==> flow/design.v <==
`timescale 1ns / 1ps
module magnitude_wrapper(
	input aclk,
	input aresetn,
	input s_i_data_valid,
	output reg s_o_data_ready,
	input [31:0] s_i_data,
	output reg m_o_data_valid,
	input m_i_data_ready,
	output reg [31:0] m_o_data
    );
	reg [31:0] o_data_temp;
	reg [15:0] data_real;
	reg [15:0] data_imag;
	reg start_calc;
	reg ack_calc;
	always @ (posedge aclk)
		begin
			if (aresetn == 0) begin
				s_o_data_ready = 1'b0;
				start_calc = 1'b0;
			end
			if (ack_calc == 1'b1) begin
				start_calc = 0;
			end
			if ( (s_i_data_valid == 1'b1) && (ack_calc == 0)) begin
				data_real = s_i_data[15:0];
				data_imag = s_i_data[31:16];
				if (data_real[15] == 1'b1) begin
					data_real = ~data_real + 16'd1;
				end
				if (data_imag[15] == 1'b1) begin
					data_imag = ~data_imag + 16'd1;
				end
				s_o_data_ready = 1;
				start_calc = 1'b1;
			end
		end
	always @ (posedge aclk)
		begin
			if (aresetn == 0) begin
				ack_calc = 0;
			end
			if (start_calc == 1'b1) begin
				ack_calc = 1;
				o_data_temp = data_real*data_real + data_imag*data_imag;
			end
			else begin
				ack_calc = 0;
			end
		end
	always @ (posedge aclk)
		begin
			if (aresetn == 0) begin
				m_o_data_valid = 1'b0;
			end
			if (m_i_data_ready == 1'b1) begin
				if (ack_calc == 0) begin
					m_o_data_valid = 1'b0;
				end
				else begin
					m_o_data_valid = 1'b1;
					m_o_data = o_data_temp;
				end
			end
		end
endmodule
* Tool chain data of magnitude_wrapper *
The steps from the RTL of magnitude_wrapper to its reports follow in flow order.
Line numbers count from 1 in the design file above.
Library cell names are shortened.
Not given: -

inputs
  top = magnitude_wrapper
  clock = aclk
  cell library = sky130hd
  library corner = tt_025C_1v80

* Word level *
Source: Yosys, flattened and elaborated, memories not mapped. Widths are those after wreduce. Registers that Yosys merges into a memory's read port (data or address) are not register bits. Print and check cells do not count. Equal cells are merged and count once.

bit counts
  flip-flop bits (word level) = 100
  bits of input ports = 36

operators by class
  add/subtract/negate cells = 3
  multiply operators = 2
  equal/unequal tests = 2
  mux-type cells = 7
  bitwise operators = 3
  reductions and logical operators = 2

operators by type and width
  kind                                                              count
  16-bit by 16-bit multiplier with 32-bit output                    2
  16-bit by 1-bit adder with 16-bit output (second input constant)  2
  16-bit NOT                                                        2
  32-bit adder                                                      1
  15-bit two-way mux                                                2
  1-bit two-way mux                                                 5
  2-bit by 1-bit != test with 1-bit output (second input constant)  2
  2-bit AND reduction                                               1
  1-bit logical AND                                                 1
  1-bit NOT                                                         1

* Depth *
Depth = most cells in a row (Yosys ltp): at word level without a register or memory, in the mapped netlist without a sequential cell, where the memories' decode and read muxes count.

logic depth
  depth in word-level cells = 3
  ABC_AREA = 0
  depth in mapped cells = 27
  depth with buffers taken out = 24

* Mapped cells and area *
Source: synth_stat.txt of the flow (Yosys; design flattened, memories mapped). It holds for the ABC_AREA given above (unset counts as 0); a run with the other value may have another netlist.

cells by type
  type      count
  fa_1      384
  edfxtp_1  97
  ha_1      195
  inv_1     511
  and2_1    129
  nand2_1   132
  xnor2_1   56
  clkbuf_1  44
  a21oi_1   32
  xor2_1    18
  a21o_1    17
  o21ai_0   25
  nor2_1    30
  dfxtp_1   3
  nor2b_1   9
  nand3_1   10
  o21bai_1  6
  o31ai_4   2

Other cell types: 38; their cells: 77.

synthesis totals
  cell count = 1777
  cell area after synthesis = 18479.0 um^2
  flip-flops = 100
  buffers = 48

* Path before layout *
Path of least setup slack by OpenSTA after synthesis, without wires, with an ideal clock, recovery checks aside; 20% of the period is set as input and as output delay. Where synthesis merged equal registers, the netlist keeps one of their names.

path post-synthesis
  path kind = reg2reg
  start point = register data_real[4]
  end point = register o_data_temp[25]
  clock period = 15.2 ns
  setup time = 0.259 ns
  launch time at the first pin = 0.000 ns
  data arrival time = 6.547 ns
  required time = 14.941 ns
  path slack = 8.394 ns
  delay of the path = 6.806 ns
  stages on the path = 23
  buffers on the path = 2
  period reached after synthesis = 6.806 ns

"delay of the path" = arrival - input delay + setup time.
"stages on the path": output pins that drive a net of the path, with the launching flip-flop's if there is one; two outputs of one cell count as two.
"period reached after synthesis" = period - worst setup slack (recovery checks aside). The figure is calculated, with input and output delays left at 20% of the set period.
The rows between start and end are the longest chain of elaborated cells between them; the timing report does not say that the signal goes this way. Where chains are equally long, one stands for them.
Each line given opens the expression or statement behind the cell; cells for indexed reads and writes are added by Yosys, which also makes memories of some case tables.

on the way, post-synthesis
  path through = edfxtp_1 -> clkbuf_1 -> nand2_1 -> fa_1 -> fa_1 -> inv_1 -> fa_1 -> inv_1 -> fa_1 -> inv_1 -> fa_1 -> fa_1 -> fa_1 -> fa_1 -> ha_1 -> buf_2 -> a21o_1 -> a21o_1 -> a2111oi_2 -> o21ai_0 -> o21bai_1 -> o21ai_0 -> xnor2_1
  length of the longest elaborated chain = 2

ends and longest elaborated chain, post-synthesis
  item                                            RTL line  text
  start: declaration                              13        reg [15:0] data_real;
  start: assignment                               27        data_real = s_i_data[15:0];
  start: assignment                               30        data_real = ~data_real + 16'd1;
  16-bit by 16-bit multiplier with 32-bit output  46        o_data_temp = data_real*data_real + data_imag*data_imag;
  32-bit adder                                    46
  end: assignment                                 46
  end: declaration                                12        reg [31:0] o_data_temp;

* Path in the finished layout *
Path of least setup slack in the final report of stored run 1 (OpenROAD, finished layout, wires in). Where an end is a register, its clock arrival counts in the times.

path post-layout
  path kind = reg2reg
  start point = register data_real[5]
  end point = register o_data_temp[29]
  clock period = 7.61 ns
  setup time = 0.26 ns
  launch time at the first pin = 0.39 ns
  data arrival time = 7.47 ns
  required time = 7.72 ns
  path slack = 0.24 ns
  stages on the path = 23
  buffers on the path = 1

The rows between start and end are the longest chain of elaborated cells between them; the timing report does not say that the signal goes this way. Where chains are equally long, one stands for them.

on the way, post-layout
  path through = edfxtp_1 -> buf_4 -> and2_1 -> fa_1 -> inv_1 -> fa_1 -> inv_1 -> fa_1 -> ha_1 -> inv_1 -> fa_1 -> inv_1 -> fa_1 -> fa_1 -> fa_1 -> ha_1 -> and3_1 -> a221oi_2 -> nand3b_1 -> a31oi_2 -> a2111oi_4 -> o41ai_2 -> xor2_1
  length of the longest elaborated chain = 2

ends and longest elaborated chain, post-layout
  item                                            RTL line  text
  start: declaration                              13        reg [15:0] data_real;
  start: assignment                               27        data_real = s_i_data[15:0];
  start: assignment                               30        data_real = ~data_real + 16'd1;
  16-bit by 16-bit multiplier with 32-bit output  46        o_data_temp = data_real*data_real + data_imag*data_imag;
  32-bit adder                                    46
  end: assignment                                 46
  end: declaration                                12        reg [31:0] o_data_temp;

==> results <==
Stored flow runs of magnitude_wrapper (2 of them; Yosys, OpenROAD, sky130hd). They differ in their settings and are not a sequence. Constraints: input delay and output delay 20% of the set period each, output load 0.01 pF.
By "worst setup path time (ns)" is meant the share of the clock period that the worst setup path is allowed (20% is reserved at inputs, 20% at outputs), minus its slack. Clock arrival times at its registers enter into it.

settings of stored run 1
{
  "period_ns": 7.61,
  "CORE_UTILIZATION": 45,
  "CAP_MARGIN": 20,
  "CORE_MARGIN": 2,
  "SLEW_MARGIN": 20
}
report of stored run 1
yosys chip area after synthesis (um^2): 18479.0
finish__design__die__area: 42702.2
finish__design__instance__area__stdcell: 20503.4
finish__design__instance__utilization: 0.5044
finish__timing__setup__ws: 0.245
finish__timing__setup__tns: 0.000
finish__timing__hold__ws: 0.422
worst setup path time (ns): 7.37
worst setup path kind: reg2reg

settings of stored run 2
{
  "period_ns": 8.77,
  "CORE_UTILIZATION": 38,
  "SETUP_SLACK_MARGIN": 1.43,
  "CORE_ASPECT_RATIO": 0.62,
  "CORE_MARGIN": 9,
  "CELL_PAD_IN_SITES_GLOBAL_PLACEMENT": 0,
  "TNS_END_PERCENT": 85,
  "GPL_TIMING_DRIVEN": 0,
  "GPL_ROUTABILITY_DRIVEN": 0,
  "CTS_CLUSTER_DIAMETER": 205,
  "SLEW_MARGIN": 20,
  "MAX_ROUTING_LAYER": "met4",
  "CAP_MARGIN": 20
}
report of stored run 2
yosys chip area after synthesis (um^2): 18479.0
finish__design__die__area: 57118.7
finish__design__instance__area__stdcell: 21612.0
finish__design__instance__utilization: 0.4509
finish__timing__setup__ws: 1.533
finish__timing__setup__tns: 0.000
finish__timing__hold__ws: 0.419
worst setup path time (ns): 7.24
worst setup path kind: reg2reg
